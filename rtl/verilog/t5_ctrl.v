==> flow/design.v <==
module t5_ctrl ( 
   dfn3, dfn7, dop1, dop2, dcp1, dcp2, mpc, xpc, dopc, xepc, dexc,
   dcsr, dsub, dbra, djmp, rs1a, rs2a,
   fpc, iwb_dat, rs2d, rs1d, fhart, sclk, srst, sena, sexe
   );
   parameter XLEN = 32;
   output [14:12] dfn3;
   output [31:25] dfn7;   
   output [31:0]  dop1, dop2;
   output [31:0]  dcp1, dcp2;
   output [31:2]  mpc, xpc;
   output [6:2]   dopc;
   output [31:2]  xepc;   
   output 	  dexc, dcsr, dsub, dbra, djmp;		  
   output [4:0]   rs1a, rs2a;   
   input [31:2]   fpc;
   input [31:0]   iwb_dat;
   input [31:0]   rs2d, rs1d;
   input [1:0] 	  fhart;
   input 	  sclk, srst, sena, sexe;
   wire [31:0] 	  ireg = iwb_dat;
   wire [6:2] 	  opc = ireg[6:2];
   wire 	  rv32 = ireg[1] & ireg[0];
   wire 	  btype = opc[6] & !opc[4] & !opc[2]; 
   wire 	  stype = !opc[6] & opc[5] & !opc[4];  
   wire 	  utype = !opc[6] & !opc[3] & opc[2];  
   wire 	  jtype = opc[6] & opc[3] & opc[2];  
   wire 	  rtype = !opc[6] & opc[5] & opc[4] & !opc[2];
   wire 	  itype = (!opc[5] & !opc[2]) | (opc == 5'b11001);
   wire 	  ctype = opc[6] & opc[4] & |ireg[13:12];
   wire 	  etype = opc[6] & opc[4] & ~|ireg[13:12];
   reg 		  dexc, dcsr, dsub, dbra, djmp;   
   always @(posedge sclk)
     if (srst) begin
	dbra <= 1'h0;
	dcsr <= 1'h0;
	dexc <= 1'h0;
	djmp <= 1'h0;
	dsub <= 1'h0;
     end else if (sena) begin
	dexc <= etype;
	dcsr <= ctype;
	dsub <= btype | (rtype & (ireg[13] | ireg[30])) | (itype & ireg[13]);
	dbra <= btype;
	djmp <= jtype | (itype & opc[6]);	
     end
   assign rs1a = ireg[19:15];
   assign rs2a = ireg[24:20];   
   reg [31:0]    imm;
   always @( btype or ireg or itype or jtype or stype
	    or utype) begin
      case ({itype,stype})
	2'b10: imm[0] = ireg[20];
	2'b01: imm[0] = ireg[7];
	2'b00: imm[0] = 1'b0;
	default: imm[0] = 1'bX;
      endcase  
      case ({(itype|jtype),(stype|btype)})
	2'b10: imm[4:1] = ireg[24:21];
	2'b01: imm[4:1] = ireg[11:8];
	2'b00: imm[4:1] = 4'h0;	
	default: imm[4:1] = 4'hX;	
      endcase  
      case (utype)
	1'b1: imm[10:5] = 6'd0;
	default: imm[10:5] = ireg[30:25];	
      endcase  
      case ({(utype|jtype),(utype|btype)})
	2'b10: imm[11] = ireg[20];  
	2'b01: imm[11] = ireg[7];  
	2'b11: imm[11] = 1'b0;	 
	default: imm[11] = ireg[31]; 
      endcase  
      case (utype|jtype)
	1'b1: imm[19:12] = ireg[19:12];
	default: imm[19:12] = {8{ireg[31]}};	
      endcase  
      case(utype)
	1'b1: imm[30:20] = ireg[30:20];
	default: imm[30:20] = {11{ireg[31]}};	
      endcase  
      imm[31] = ireg[31];            
   end
   reg [31:0]    dop1, dop2;
   reg [31:0] 	 dcp1, dcp2;
   always @(posedge sclk)
     if (srst) begin
	dcp1 <= 32'h0;
	dcp2 <= 32'h0;
	dop1 <= 32'h0;
	dop2 <= 32'h0;
     end else if (sena & rv32) begin
	dcp1 <= (stype | itype | etype) ? rs1d : {fpc,2'd0};
	dcp2 <= (ctype | etype) ? {ireg[31:15],15'hX} : imm;  
	dop1 <= (rtype | itype | btype | ctype) ? rs1d : 32'd0;	
	dop2 <= (rtype | stype | btype) ? rs2d : imm;		
     end
   reg [14:12] dfn3;
   reg [31:25] dfn7;
   reg [6:2]   dopc;
   always @(posedge sclk)
     if (srst) begin
	dopc <= 5'h0D;	
	dfn3 <= 3'h0;
	dfn7 <= 7'h0;
     end else if (sena & rv32) begin
	dopc <= ireg[6:2];
	dfn3 <= ireg[14:12];
	dfn7 <= ireg[31:25];
     end
   reg [31:2]    dpc, xpc, mpc;
   reg [31:2]    xepc, depc;   
   wire [31:2]   npc = fpc[31:2] + 1;  
   always @(posedge sclk)
     if (srst) begin
	depc <= 30'h0;
	dpc <= 30'h0;
	mpc <= 30'h0;
	xepc <= 30'h0;
	xpc <= 30'h0;
     end else if (sena & rv32) begin
	mpc <= xpc;
	xpc <= dpc;
	dpc <= npc;	
	xepc <= depc;	
	depc <= fpc[31:2];	
     end	 
endmodule  
# Step by step through the tools: t5_ctrl
# The steps from the RTL of t5_ctrl to its reports follow in flow order.
# Line numbers count from 1 in the design file above.
# Cell names lack the library's common part.
# A cell with n/a has no value.
# inputs
top_module	t5_ctrl
clk_port	sclk
lib	sky130hd
pvt_corner	tt_025C_1v80

# Word-level counts
# Yosys after proc, flatten, opt, wreduce and memory -nomap, before mapping. Memory bits, and registers merged into a memory's read port (data or address), are not among the register bits. Print and check cells are not counted. Equal cells are merged and count once.
# word_totals
reg_bits	298
inputBits	132
out_inout_bits	248
elab_cells	81
# classes
n_addsub	1
n_eq	8
muxes	10
logic	36
reduce_logical	9
# ops
op	count
2-to-1 mux 32 bit	3
2-to-1 mux 31 bit	1
adder 30 x 1 -> 30 bit (second input constant)	1
AND 1 bit	19
bitwise OR 1 bit	17
case mux 4 bit (select 3 bit)	1
2-to-1 mux 11 bit	1
== test 2 bit (second input constant)	4
2-to-1 mux 8 bit	1
zero test 1 bit	6
== test 2 x 1 -> 1 bit (second input constant)	3
2-to-1 mux 6 bit	1
case mux 1 bit (select 3 bit)	2
== test 5 bit (second input constant)	1
zero test 2 bit	2
OR reduction 2 bit	1

# Depth
# Depth = most cells in a row (Yosys ltp): at word level without a register or memory, in the mapped netlist without a sequential cell, where the memories' decode and read muxes count.
# depth
depth_word	8
abc_area	0
depth_mapped	8
ltp_nobuf	6

# After synthesis
# Yosys stat after the flow's synthesis: flattened, memories mapped to cells. It holds for the ABC_AREA given above (unset counts as 0); a run with the other value may have another netlist.
# Totals and module areas in this step are rounded.
# mapped
stdcells	1387
yosys_area_um2	11690
seq_area_um2	5946
ff_cells	297
n_buf	126
# types
cell_type	count	type_area_um2
dfxtp_1	297	5.95E+03
nand2_1	331	1.24E+03
a21oi_1	162	810.778
a211oi_1	64	480.461
nor2_1	106	397.882
a22o_1	45	394.128
mux2i_1	33	330.317
clkbuf_1	77	289.027
nand3_1	32	160.154
o21ai_0	29	145.139
xnor2_1	16	140.134
buf_2	27	135.13
nor3_1	22	110.106
nand3b_1	13	97.594
xor2_1	11	96.342
buf_4	12	90.086
a31o_2	10	87.584
a311oi_1	9	78.826
# Other cell types: 33; their cells: 91.

# Path before layout
# Path of least setup slack by OpenSTA after synthesis, without wires, with an ideal clock, recovery checks aside; 20% of the period is set as input and as output delay. Where synthesis merged equal registers, the netlist keeps one of their names.
# synth_path
path_type	input to register
from	input iwb_dat[3]
to	register dcp2[21]
clock_period_ps	1670
in_delay_ps	334
setup_time_ps	132
launch_ps	334
arrival_time_ps	1651
t_required_ps	1538
setup_slack_ps	-113
path_delay_ps	1449
stages	7
n_path_buf	3
period_less_setup_slack_ps	1783
# "path_delay_ps" = arrival - input delay + setup time.
# "stages": output pins that drive a net of the path, with the launching flip-flop's if there is one; two outputs of one cell count as two.
# "period_less_setup_slack_ps" = period - worst setup slack (recovery checks aside). The figure is calculated, with input and output delays left at 20% of the set period.
# Between the ends stands the longest chain of elaborated cells between them, by number of cells; it is not shown to be the way that was timed. Of several equally long chains one is given.
# A line is the first line of the expression or statement that the cell stems from. Yosys adds cells for indexed reads and writes and turns some case tables into memories.
# synth_via
cell_sequence	buf_2 > or3b_1 > clkbuf_1 > and3_1 > clkbuf_1 > a211oi_1 > nor3_1
elab_chain_cells	5
cells_between	5
cone_lines	3
cone_classes	mux (2); logic (2); reduce/logical (1)
# synth_rtl
element	line_no	source
start, declared	17	input [31:0]   iwb_dat;
zero test 1 bit	26	wire utype = !opc[6] & !opc[3] & opc[2];
AND 1 bit x2	26
2-to-1 mux 11 bit	78	case(utype)
2-to-1 mux 31 bit	94	dcp2 <= (ctype | etype) ? {ireg[31:15],15'hX} : imm;
end, assigned	89	dcp2 <= 32'h0;
end, assigned	94
end, declared	10	output [31:0]  dcp1, dcp2;

# Timing after layout
# From the final timing report of run 2: the path of least setup slack in the routed layout; clock arrival at registers is part of the times.
# The path's times are printed in steps of 10 ps; the period is the one set.
# layout_path
path_type	register to output
from	register dcp2[12]
to	output dcp2[12]
clock_period_ps	1480
output_delay_ps	300
launch_ps	500
arrival_time_ps	1210
t_required_ps	1180
setup_slack_ps	-30
stages	2
n_path_buf	1
# layout_via
cell_sequence	dfxtp_1 > dlygate4sd2_1
elab_chain_cells	0
cells_between	0
cone_lines	0
# layout_rtl
element	line_no	source
start, declared	10	output [31:0]  dcp1, dcp2;
start, assigned	89	dcp2 <= 32'h0;
start, assigned	94	dcp2 <= (ctype | etype) ? {ireg[31:15],15'hX} : imm;
end, declared	10

# Measured data: module t5_ctrl, platform sky130hd, 2 stored runs of the flow under differing settings, order arbitrary. Input and output delays are each 20% of the period that was set; the output load is 0.01 pF.
# "clock_period_reached_ps" means the clock period less the worst setup slack. The figure is calculated, with input and output delays left at 20% of the set period.
# "worst_path_time_ps" means the part of the period allowed to the worst setup path (the constraints hold back 20% at inputs and 20% at outputs) less its slack; where the path has registers, the arrival times of their clocks count too.
# "worst_path_time_ps" is given in steps of 10 ps.
# Results are given in rounded form.
# A setting shown as . is not set for that run.
# Results: . = not shown.
stored run	period_ns	CORE_UTILIZATION	SETUP_SLACK_MARGIN	PLACE_DENSITY_LB_ADDON	CORE_ASPECT_RATIO	CELL_PAD_IN_SITES_DETAIL_PLACEMENT	CTS_CLUSTER_DIAMETER	CAP_MARGIN	CORE_MARGIN	SLEW_MARGIN	total_die_area_um2	ys_area_um2	cell_area_final_um2	utilization_pct	timing.hold.ws_ps	clock_period_reached_ps	tns_setup_ps	worst_setup_slack_ps	worst_path_time_ps	critical_path_kind
run 1	1.05	48	0.27	0.27	0.71	1	60	20	2	20	.	.	.	.	.	.	.	.	.	.
run 2	1.48	40	.	.	.	.	.	20	2	20	30610	11690	18590	64.8	178	1510	-30	-30	1210	register to output
# Run 1: incomplete, placement halted on DPL-0033
