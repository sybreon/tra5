==> flow/design.v <==
module t5_back( 
   rd0d, rd0a, mwre,
   iwb_dat, xopc, xfn3, xstb, dwb_dti, xsel, malu, srst, sclk, sena
   );
   parameter XLEN = 32;
   output [31:0] rd0d;
   output [4:0]      rd0a;
   output 	     mwre;
   input [11:7]      iwb_dat;   
   input [6:2] 	     xopc;
   input [14:12]     xfn3;   
   input [1:0] 	     xstb;
   input [31:0]      dwb_dti;
   input [3:0] 	     xsel;   
   input [31:0]      malu;   
   input 	     srst, sclk, sena;   
   wire 	     btype = xopc[6] & !xopc[4] & !xopc[2]; 
   wire 	     stype = !xopc[6] & xopc[5] & !xopc[4];  
   assign rd0a = mrd;
   reg [6:2] 	     mopc;
   always @(posedge sclk)
     if (srst) begin
	mopc <= 5'h0D;	
     end else if (sena) begin
	mopc <= xopc;	
     end
   reg [XLEN-1:0]    dext;
   always @(posedge sclk)
     if (srst) begin
	dext <= {XLEN{1'b0}};
     end else if (sena) begin
	case (xsel)
	  4'h1: begin
	     dext[7:0] <= dwb_dti[7:0];
	     dext[XLEN-1:8] <= (xfn3[14]) ? 24'd0 : {24{dwb_dti[7]}};	   
	  end
	  4'h2: begin
	     dext[7:0] <= dwb_dti[15:8];
	     dext[XLEN-1:8] <= (xfn3[14]) ? 24'd0 : {24{dwb_dti[15]}};	   
	  end
	  4'h4: begin
	     dext[7:0] <= dwb_dti[23:16];
	     dext[XLEN-1:8] <= (xfn3[14]) ? 24'd0 : {24{dwb_dti[23]}};	   
	  end
	  4'h8: begin
	     dext[7:0] <= dwb_dti[31:24];
	     dext[XLEN-1:8] <= (xfn3[14]) ? 24'd0 : {24{dwb_dti[31]}};	   
	  end
	  4'h3: begin
	     dext[15:0] <= dwb_dti[15:0];
	     dext[XLEN-1:16] <= (xfn3[14]) ? 16'd0 : {16{dwb_dti[15]}}; 
	  end
	  4'hC: begin
	     dext[15:0] <= dwb_dti[31:16];
	     dext[XLEN-1:16] <= (xfn3[14]) ? 16'd0 : {16{dwb_dti[31]}}; 
	  end
	  4'hF: begin
	     dext <= dwb_dti;	   
	  end
	  default: dext <= 32'hX;	
	endcase  
     end
   reg [XLEN-1:0] dmux;
   assign rd0d = dmux;   
   always @( dext or malu or mopc) begin
      dmux = (mopc == 5'd0) ? dext : malu;      
   end   
   reg [4:0] 	     drd, xrd, mrd;   
   always @(posedge sclk)
     if (srst) begin
	drd <= 5'h0;
	mrd <= 5'h0;
	xrd <= 5'h0;
     end else if (sena) begin
	mrd <= xrd;
	xrd <= drd;
	drd <= iwb_dat[11:7];	
     end
   reg mwre;   
   always @(posedge sclk)
     if (srst) begin
	mwre <= 1'b1;	
     end else if (sena) begin
	mwre <= ~&xstb & |xrd & !stype & !btype;	
     end
endmodule  
* From RTL to reports: t5_back
What the tools print for t5_back, step after step. Line numbers count from 1 in the design file above. Operators carry their Yosys type and port widths (W data, S select, Z words). Cell names lack the library's common part. Not given: --
Inputs: top module t5_back, clock sclk, library sky130hd, timing corner tt_025C_1v80

* Word-level counts
Source: Yosys, flattened and elaborated, memories not mapped. Widths are those after wreduce. Registers that Yosys merges into a memory's read port (data or address) are not register bits. Print and check cells do not count. Equal cells are merged and count once.
Storage and ports: register bits after elaboration 53, output and inout bits 38, cells after elaboration 44, input bits 86
Operators by class: bitwise gates (word level) 7, equal/unequal tests 7, reduce/logical cells 12, mux-type cells 10
Operator list (number):
- $pmux W16 S7 | 1
- $mux W24 | 4
- $pmux W8 S6 | 1
- $pmux W8 S4 | 1
- $mux W32 | 1
- $mux W16 | 2
- $eq A4 B4 Y1 const B | 3
- $eq A4 B2 Y1 const B | 2
- $and A1 B1 Y1 | 7
- $logic_not A1 Y1 | 6
- $logic_not A5 Y1 | 1
- $reduce_or A5 Y1 | 1
- $reduce_or A2 Y1 | 2
- $eq A4 B1 Y1 const B | 1
- $eq A4 B3 Y1 const B | 1
- $reduce_or A3 Y1 | 1
- $reduce_and A2 Y1 | 1

* Logic depth
Longest topological path by Yosys (ltp), each cell counted once; first at word level (registers and memories cut), then after technology mapping (sequential cells cut; the memories' decode and read muxes count).
Depth: word-level depth 6, ABC_AREA 0, depth in mapped cells 7, mapped depth without buffers 4

* After synthesis
Yosys stat after the flow's synthesis: flattened, memories mapped to cells. It holds for the ABC_AREA given above (unset counts as 0); a run with the other value may have another netlist.
Cells by type:
- dfxtp_1 | number 53, total area 1.06E+03 um^2
- mux2_2 | number 30, total area 337.824 um^2
- a311oi_2 | number 20, total area 300.288 um^2
- nor2_1 | number 49, total area 183.926 um^2
- mux2i_1 | number 18, total area 180.173 um^2
- a22o_1 | number 15, total area 131.376 um^2
- nand2_1 | number 34, total area 127.622 um^2
- a311oi_1 | number 11, total area 96.342 um^2
- buf_4 | number 11, total area 82.579 um^2
- a32oi_1 | number 8, total area 70.067 um^2
- a21oi_1 | number 9, total area 45.043 um^2
- nor2b_1 | number 5, total area 31.28 um^2
- buf_2 | number 6, total area 30.029 um^2
- clkbuf_1 | number 8, total area 30.029 um^2
- a211o_1 | number 3, total area 26.275 um^2
- mux2_1 | number 2, total area 22.522 um^2
- a211oi_4 | number 1, total area 20.019 um^2
- nor2_2 | number 3, total area 18.768 um^2
Other cell types: 24; their cells: 26.
Mapped netlist: buffer cells 28, flip-flops 53, mapped area 3009.1 um^2, area of sequential cells 1061.0 um^2, standard cells after synthesis 312

* Timing after synthesis
OpenSTA on the mapped netlist: ideal clock, no wires. The path of least setup slack (recovery checks aside). Input and output delay are each 20% of the period. Register names are those of the netlist, which keeps one name where synthesis merged equal registers.
Path post-synthesis: path kind register to output, start point reg mopc[2], end point out rd0d[5], path buffers 1, path delay 1.544 ns, setup slack -0.120 ns, output delay 0.356 ns, launch time at the first pin 0.000 ns, stages on the path 5, clock period 1.78 ns, data required time 1.424 ns, data arrival time 1.544 ns, synthesis period reached 1.9 ns
"path delay" is the arrival time less input delay plus setup time. A path that ends at an output port has no setup time. "stages on the path": output pins that drive a net of the path, with the launching flip-flop's if there is one; two outputs of one cell count as two. "synthesis period reached" is the clock period less the worst setup slack; recovery checks do not enter. This is arithmetic on one report: input and output delays are still those of the set period (20% each). Between the ends stands the longest chain of elaborated cells between them, by number of cells; it is not shown to be the way that was timed. Of several equally long chains one is given. Each line given opens the expression or statement behind the cell; cells for indexed reads and writes are added by Yosys, which also makes memories of some case tables.
Between the ends, post-synthesis: cell sequence dfxtp_1 or4_1 nor2_2 buf_4 mux2_1, length of the longest elaborated chain 2, elaborated cells on any way between the ends 2, source lines of those cells 1, classes of those cells mux: 1; reduce/logical: 1
Ends and longest elaborated chain, post-synthesis:
- from (decl) | RTL line 20 | reg [6:2] mopc;
- from (assign) | RTL line 23 | mopc <= 5'h0D;
- from (assign) | RTL line 25 | mopc <= xopc;
- $logic_not A5 Y1 | RTL line 66 | dmux = (mopc == 5'd0) ? dext : malu;
- $mux W32 | RTL line 66
- to (decl) | RTL line 6 | output [31:0] rd0d;

* Timing after layout
From the final timing report of record 1: the path of least setup slack in the routed layout; clock arrival at registers is part of the times.
Path after layout: path kind register to output, start point reg mopc[2], end point out rd0d[2], data required time 1.55 ns, path buffers 4, output delay 0.39 ns, data arrival time 2.10 ns, stages on the path 8, setup slack -0.55 ns, clock period 1.94 ns, launch time at the first pin 0.31 ns
Between the ends stands the longest chain of elaborated cells between them, by number of cells; it is not shown to be the way that was timed. Of several equally long chains one is given.
Between the ends, after layout: cell sequence dfxtp_2 or4_4 nor2_4 buf_12 buf_8 buf_6 mux2_4 buf_6, length of the longest elaborated chain 2, elaborated cells on any way between the ends 2, source lines of those cells 1, classes of those cells mux: 1; reduce/logical: 1
Ends and longest elaborated chain, after layout:
- from (decl) | RTL line 20 | reg [6:2] mopc;
- from (assign) | RTL line 23 | mopc <= 5'h0D;
- from (assign) | RTL line 25 | mopc <= xopc;
- $logic_not A5 Y1 | RTL line 66 | dmux = (mopc == 5'd0) ? dext : malu;
- $mux W32 | RTL line 66
- to (decl) | RTL line 6 | output [31:0] rd0d;

Lab notebook: t5_back

Measured data: module t5_back, platform sky130hd, 2 stored runs of the flow under differing settings, order arbitrary. Input and output delays are each 20% of the period that was set; the output load is 0.01 pF.
"achieved clock period" means the clock period less the worst setup slack. The figure is calculated, with input and output delays left at 20% of the set period.
"time on the worst setup path" means the part of the period allowed to the worst setup path (the constraints hold back 20% at inputs and 20% at outputs) less its slack; where the path has registers, the arrival times of their clocks count too.
"total power after layout" is the tool's figure for a default switching activity; nothing was simulated.

[record 1] flow files
==> flow/run.sh <==
#!/bin/bash
# the make line also repeats the synthesis and layout settings of config.mk as NAME=value (left out here)
make -C /OpenROAD-flow-scripts/flow DESIGN_CONFIG=/design/flow/config.mk WORK_HOME=/design/flow/orfs CLKGATE_MAP_FILE= finish
==> flow/config.mk <==
export PLATFORM = sky130hd
export DESIGN_NAME = t5_back
export DESIGN_NICKNAME = t5_back
export VERILOG_FILES = /design/flow/design.v
export SDC_FILE = /design/flow/constraint.sdc
export NUM_CORES = 4
export LEC_CHECK = 0
export CAP_MARGIN = 35
export CORE_MARGIN = 2
export CORE_UTILIZATION = 38
export PLACE_DENSITY = 0.95
export SLEW_MARGIN = 20
==> flow/constraint.sdc <==
create_clock -name core_clock -period 1.94 [get_ports {sclk}]
set_input_delay 0.3880 -clock core_clock [delete_from_list [all_inputs] [get_ports {sclk}]]
set_output_delay 0.3880 -clock core_clock [all_outputs]
set_load 0.01 [all_outputs]

[record 1] result: area of the synthesized netlist 3009.1 um^2; die size 8646.2 um^2; std-cell area (final layout) 4805.9 um^2; smallest setup slack -0.551 ns; sum of negative setup slack -15.614 ns; total power after layout 2.593 mW; achieved clock period 2.491 ns; time on the worst setup path 2.10 ns; worst path kind register to output

[record 2] flow files
==> flow/run.sh <==
#!/bin/bash
# the make line also repeats the synthesis and layout settings of config.mk as NAME=value (left out here)
make -C /OpenROAD-flow-scripts/flow DESIGN_CONFIG=/design/flow/config.mk WORK_HOME=/design/flow/orfs CLKGATE_MAP_FILE= finish
==> flow/config.mk <==
export PLATFORM = sky130hd
export DESIGN_NAME = t5_back
export DESIGN_NICKNAME = t5_back
export VERILOG_FILES = /design/flow/design.v
export SDC_FILE = /design/flow/constraint.sdc
export NUM_CORES = 4
export LEC_CHECK = 0
export ABC_AREA = 1
export CAP_MARGIN = 20
export CORE_MARGIN = 2
export CORE_UTILIZATION = 46
export HOLD_SLACK_MARGIN = 0.08
export PLACE_DENSITY_LB_ADDON = 0.2
export SLEW_MARGIN = 30
export TNS_END_PERCENT = 30
==> flow/constraint.sdc <==
create_clock -name core_clock -period 2.07 [get_ports {sclk}]
set_input_delay 0.4140 -clock core_clock [delete_from_list [all_inputs] [get_ports {sclk}]]
set_output_delay 0.4140 -clock core_clock [all_outputs]
set_load 0.01 [all_outputs]

[record 2] result: area of the synthesized netlist 3020.4 um^2; die size 7230.1 um^2; std-cell area (final layout) 4494.3 um^2; smallest setup slack 0.033 ns; sum of negative setup slack 0.000 ns; total power after layout 2.323 mW; achieved clock period 2.037 ns; time on the worst setup path 1.62 ns; worst path kind register to output
