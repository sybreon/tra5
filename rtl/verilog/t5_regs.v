==> flow/design.v <==
module dpram ( 
   dat_o, xdat_o,
   adr_i, dat_i, wre_i, xadr_i, clk_i, ena_i
   ) ;
   parameter AW = 5;  
   parameter DW = 2;  
   output [DW-1:0] dat_o;  
   input [AW-1:0]  adr_i;
   input [DW-1:0]  dat_i;
   input 	   wre_i;
   output [DW-1:0] xdat_o;  
   input [AW-1:0]  xadr_i;
   input 	   clk_i, 
		   ena_i;
   reg [DW-1:0]    rRAM [(1<<AW)-1:0];
   always @(posedge clk_i)
     if (wre_i & ena_i) rRAM[adr_i] <= dat_i;	
   assign 	   dat_o = rRAM[adr_i];
   assign 	   xdat_o = rRAM[xadr_i];   
endmodule  
module t5_gprf( 
   rs2d, rs1d,
   sclk, rs2a, rs1a, rd0d, rd0a, mwre, mhart, fhart
   );
   parameter XLEN = 32;
   localparam AW = 7;   
   output [XLEN-1:0]	rs1d;			 
   output [XLEN-1:0]	rs2d;			 
   input [1:0]		fhart;			 
   input [1:0]		mhart;			 
   input		mwre;			 
   input [4:0]		rd0a;			 
   input [XLEN-1:0]	rd0d;			 
   input [4:0]		rs1a;			 
   input [4:0]		rs2a;			 
   input		sclk;			 
   dpram #( 
	   .AW				(AW),			  
	   .DW				(XLEN))			  
   rs1 ( 
	.dat_o				(),			  
	.xdat_o				(rs1d[XLEN-1:0]),	  
	.adr_i				({mhart[1:0],rd0a[4:0]}),  
	.dat_i				(rd0d[XLEN-1:0]),	  
	.wre_i				(mwre),			  
	.xadr_i				({fhart[1:0],rs1a[4:0]}),  
	.clk_i				(sclk),			  
	.ena_i				(1'b1));			  
   dpram #( 
	   .AW				(AW),			  
	   .DW				(XLEN))			  
   rs2 ( 
	.dat_o				(),			  
	.xdat_o				(rs2d[XLEN-1:0]),	  
	.adr_i				({mhart[1:0],rd0a[4:0]}),  
	.dat_i				(rd0d[XLEN-1:0]),	  
	.wre_i				(mwre),			  
	.xadr_i				({fhart[1:0],rs2a[4:0]}),  
	.clk_i				(sclk),			  
	.ena_i				(1'b1));			  
endmodule  
module t5_regs ( 
   rs2d, rs1d,
   sclk, rs2a, rs1a, rd0d, rd0a, mwre, mhart, fhart
   );
   parameter XLEN = 32;
   output [XLEN-1:0]	rs1d;			 
   output [XLEN-1:0]	rs2d;			 
   input [1:0]		fhart;			 
   input [1:0]		mhart;			 
   input		mwre;			 
   input [4:0]		rd0a;			 
   input [XLEN-1:0]	rd0d;			 
   input [4:0]		rs1a;			 
   input [4:0]		rs2a;			 
   input		sclk;			 
   t5_gprf
     #( 
       .XLEN				(XLEN))
   gprf
     ( 
      .rs1d				(rs1d[XLEN-1:0]),
      .rs2d				(rs2d[XLEN-1:0]),
      .fhart				(fhart[1:0]),
      .mhart				(mhart[1:0]),
      .mwre				(mwre),
      .rd0a				(rd0a[4:0]),
      .rd0d				(rd0d[XLEN-1:0]),
      .rs1a				(rs1a[4:0]),
      .rs2a				(rs2a[4:0]),
      .sclk				(sclk));
endmodule  
# ---- Tool chain data of t5_regs
# Tool output for the design above, in the order of the flow.
# Lines are those of the file above, counted from 1.
# Operators carry their Yosys type and port widths (W data, S select, Z words).
# Not given: -
dict set report design {
  design {t5_regs}
  clk_port {sclk}
  lib {sky130hd}
  lib_corner {tt_025C_1v80}
}

# ---- Word level
# Source: Yosys, flattened and elaborated, memories not mapped. Widths are those after wreduce; folded enables and synchronous resets count as part of the registers. Registers that Yosys merges into a memory's read port (data or address) are not register bits. Print and check cells do not count. Equal cells are merged and count once.
# Memory sizes are those after Yosys's memory passes, which may raise the word count (mostly to a power of two), join words into wider ones and drop unused or constant bits.
dict set report op_classes {
  shift 0
  n_eq 0
  n_mul 0
  n_reduce_logical 0
  mux 3
  add_sub_neg 0
  div_mod_pow 0
  compare 0
  bitwise 0
}
# op count
set op_table {}
lappend op_table {{$mux W32} 1}
lappend op_table {{$mux W7} 1}
lappend op_table {{$mux W1} 1}
dict set report word_totals {
  clocked_rd_ports_x_width 0
  register_bits 0
  n_memories 2
  latch_bits 0
  romBits 0
  in_bits 53
  mem_bits_rw 8192
}
# name words width rd wr line
set memory_table {}
lappend memory_table {gprf.rs1.rRAM 128 32 1 1 15} ;# reg [DW-1:0]    rRAM [(1<<AW)-1:0];
lappend memory_table {gprf.rs2.rRAM 128 32 1 1 15}

# ---- Longest topological paths
# Depth = most cells in a row (Yosys ltp): at word level without a register or memory, in the mapped netlist without a sequential cell, where the memories' decode and read muxes count.
dict set report depth {
  depth_word 1
  abc_area 0
  ltp_mapped 8
}

# ---- Synthesis result
# Yosys stat after the flow's synthesis: flattened, memories mapped to cells. It holds for the ABC_AREA given above (unset counts as 0); a run with the other value may have another netlist.
# type count
set types {}
lappend types {sky130_fd_sc_hd__edfxtp_1 4096}
lappend types {sky130_fd_sc_hd__mux4_2 2688}
lappend types {sky130_fd_sc_hd__clkbuf_1 355}
lappend types {sky130_fd_sc_hd__mux2_2 64}
lappend types {sky130_fd_sc_hd__buf_2 120}
lappend types {sky130_fd_sc_hd__nor2_1 129}
lappend types {sky130_fd_sc_hd__buf_1 127}
lappend types {sky130_fd_sc_hd__buf_4 11}
lappend types {sky130_fd_sc_hd__nand3_1 10}
lappend types {sky130_fd_sc_hd__nand2_1 13}
lappend types {sky130_fd_sc_hd__nor2b_1 6}
lappend types {sky130_fd_sc_hd__buf_6 3}
lappend types {sky130_fd_sc_hd__nor3_1 4}
lappend types {sky130_fd_sc_hd__nand4_1 3}
lappend types {sky130_fd_sc_hd__nand2b_1 2}
lappend types {sky130_fd_sc_hd__nand4b_1 1}
lappend types {sky130_fd_sc_hd__or3_1 1}
lappend types {sky130_fd_sc_hd__inv_1 1}
dict set report synth_totals {
  stdcells 7634
  synth_area_um2 187473.6
  ffs 4096
  sequential_area_um2 122998.0
}
# The figures by module come from a second, unflattened synthesis with its own total; it is not the netlist above.
dict set report unflattened {
  hier_cells 19937
  hier_area_um2 377926.2
}
# Each row is one instance without its submodules.
# mod instances cells mod_area_um2
set by_module {}
lappend by_module {dpram 2 9968 188961.2}
lappend by_module {{t5_gprf (XLEN=32)} 1 1 3.8}
lappend by_module {t5_regs 1 0 0.0}

# ---- Timing after synthesis
# OpenSTA on the mapped netlist: ideal clock, no wires. The path of least setup slack (recovery checks aside). Input and output delay are each 20% of the period. Register names are those of the netlist, which keeps one name where synthesis merged equal registers.
dict set report synth_path {
  path_type {input to output}
  start {in rs1a[0]}
  end {out rs1d[10]}
  arrival_ns 3.630
  period_ns 4.78
  driving_pins 7
  required_ns 3.824
  n_path_buf 3
  input_delay_ns 0.956
  path_slack_ns 0.194
  path_delay_ns 2.674
  launch_ns 0.956
  synth_period_reached_ns 4.586
}
# "path_delay_ns" is the arrival time less input delay plus setup time.
# A path that ends at an output port has no setup time.
# "driving_pins": output pins that drive a net of the path, with the launching flip-flop's if there is one; two outputs of one cell count as two.
# "synth_period_reached_ns" = period - worst setup slack (recovery checks aside). The figure is calculated, with input and output delays left at 20% of the set period.
# The rows between start and end are the longest chain of elaborated cells between them; the timing report does not say that the signal goes this way. Where chains are equally long, one stands for them.
# A line is the first line of the expression or statement that the cell stems from. Yosys adds cells for indexed reads and writes and turns some case tables into memories.
# A memory read counts as a cell of the chain, while the word-level depth stops at memories.
dict set report synth_between {
  path_cell_list {sky130_fd_sc_hd__clkbuf_1 > sky130_fd_sc_hd__buf_2 > sky130_fd_sc_hd__clkbuf_1 > sky130_fd_sc_hd__mux4_2 > sky130_fd_sc_hd__mux4_2 > sky130_fd_sc_hd__mux4_2 > sky130_fd_sc_hd__mux2_2}
  elab_chain_cells 1
}
# item line
set synth_lines {}
lappend synth_lines {{start: declaration} 74} ;# input [4:0] rs1a;
lappend synth_lines {{$mem_v2 Z128 W32} 15} ;# reg [DW-1:0]    rRAM [(1<<AW)-1:0];
lappend synth_lines {{end: declaration} 67} ;# output [XLEN-1:0] rs1d;

# ---- Path in the finished layout
# Path of least setup slack in the final report of entry A (OpenROAD, finished layout, wires in). Where an end is a register, its clock arrival counts in the times.
dict set report layout_path {
  path_type {input to output}
  start {in rs1a[0]}
  end {out rs1d[24]}
  driving_pins 10
  required_ns 3.77
  input_delay_ns 0.94
  launch_ns 0.94
  n_path_buf 6
  path_slack_ns -0.32
  arrival_ns 4.09
  period_ns 4.71
}
# The rows between start and end are the longest chain of elaborated cells between them; the timing report does not say that the signal goes this way. Where chains are equally long, one stands for them.
# A memory read counts as a cell of the chain, while the word-level depth stops at memories.
dict set report layout_between {
  path_cell_list {sky130_fd_sc_hd__buf_16 > sky130_fd_sc_hd__buf_4 > sky130_fd_sc_hd__buf_12 > sky130_fd_sc_hd__buf_16 > sky130_fd_sc_hd__clkbuf_16 > sky130_fd_sc_hd__mux4_2 > sky130_fd_sc_hd__mux4_2 > sky130_fd_sc_hd__mux4_2 > sky130_fd_sc_hd__mux2_4 > sky130_fd_sc_hd__buf_2}
  elab_chain_cells 1
}
# item line
set layout_lines {}
lappend layout_lines {{start: declaration} 74} ;# input [4:0] rs1a;
lappend layout_lines {{$mem_v2 Z128 W32} 15} ;# reg [DW-1:0]    rRAM [(1<<AW)-1:0];
lappend layout_lines {{end: declaration} 67} ;# output [XLEN-1:0] rs1d;

# Design t5_regs on sky130hd. What follows are 2 stored runs of the flow, each under its own settings; their order means nothing. The constraints put input and output delay at 20% of the set period each and load the outputs with 0.01 pF.
# "worst_path_allowed_less_slack_ns" means the part of the period allowed to the worst setup path (the constraints hold back 20% at inputs and 20% at outputs) less its slack; where the path has registers, the arrival times of their clocks count too.
# "power_uw" rests on the timing tool's default activity at the inputs, not on a simulated workload.
run="entry A" settings period_ns=4.71 CORE_UTILIZATION=24 SETUP_SLACK_MARGIN=1.38 CORE_MARGIN=8 TNS_END_PERCENT=45 CTS_CLUSTER_SIZE=26 CTS_CLUSTER_DIAMETER=155 SLEW_MARGIN=30 MIN_ROUTING_LAYER="met1" CAP_MARGIN=20
run="entry A" results synth_chip_area_um2=187473.6 die_area_um2=809676.0 final_stdcell_area_um2=221922.0 finalUtil_frac=0.285 worstSetupSlack_ns=-0.322 timing.hold.ws_ns=0.412 power_uw=66725 worst_path_allowed_less_slack_ns=3.15 path_kind="input to output"
run="entry B" settings period_ns=6.12 CORE_UTILIZATION=44 PLACE_DENSITY_LB_ADDON=0.03 CORE_ASPECT_RATIO=1.88 CORE_MARGIN=9 CELL_PAD_IN_SITES_GLOBAL_PLACEMENT=2 TNS_END_PERCENT=20 ABC_AREA=0 GPL_ROUTABILITY_DRIVEN=1 CTS_CLUSTER_DIAMETER=202 SLEW_MARGIN=25 MAX_ROUTING_LAYER="met4" CAP_MARGIN=20
run="entry B" results synth_chip_area_um2=187473.6 die_area_um2=451081.0 final_stdcell_area_um2=214799.0 finalUtil_frac=0.506 worstSetupSlack_ns=0.104 timing.hold.ws_ns=0.591 power_uw=61026 worst_path_allowed_less_slack_ns=3.57 path_kind="input to output"
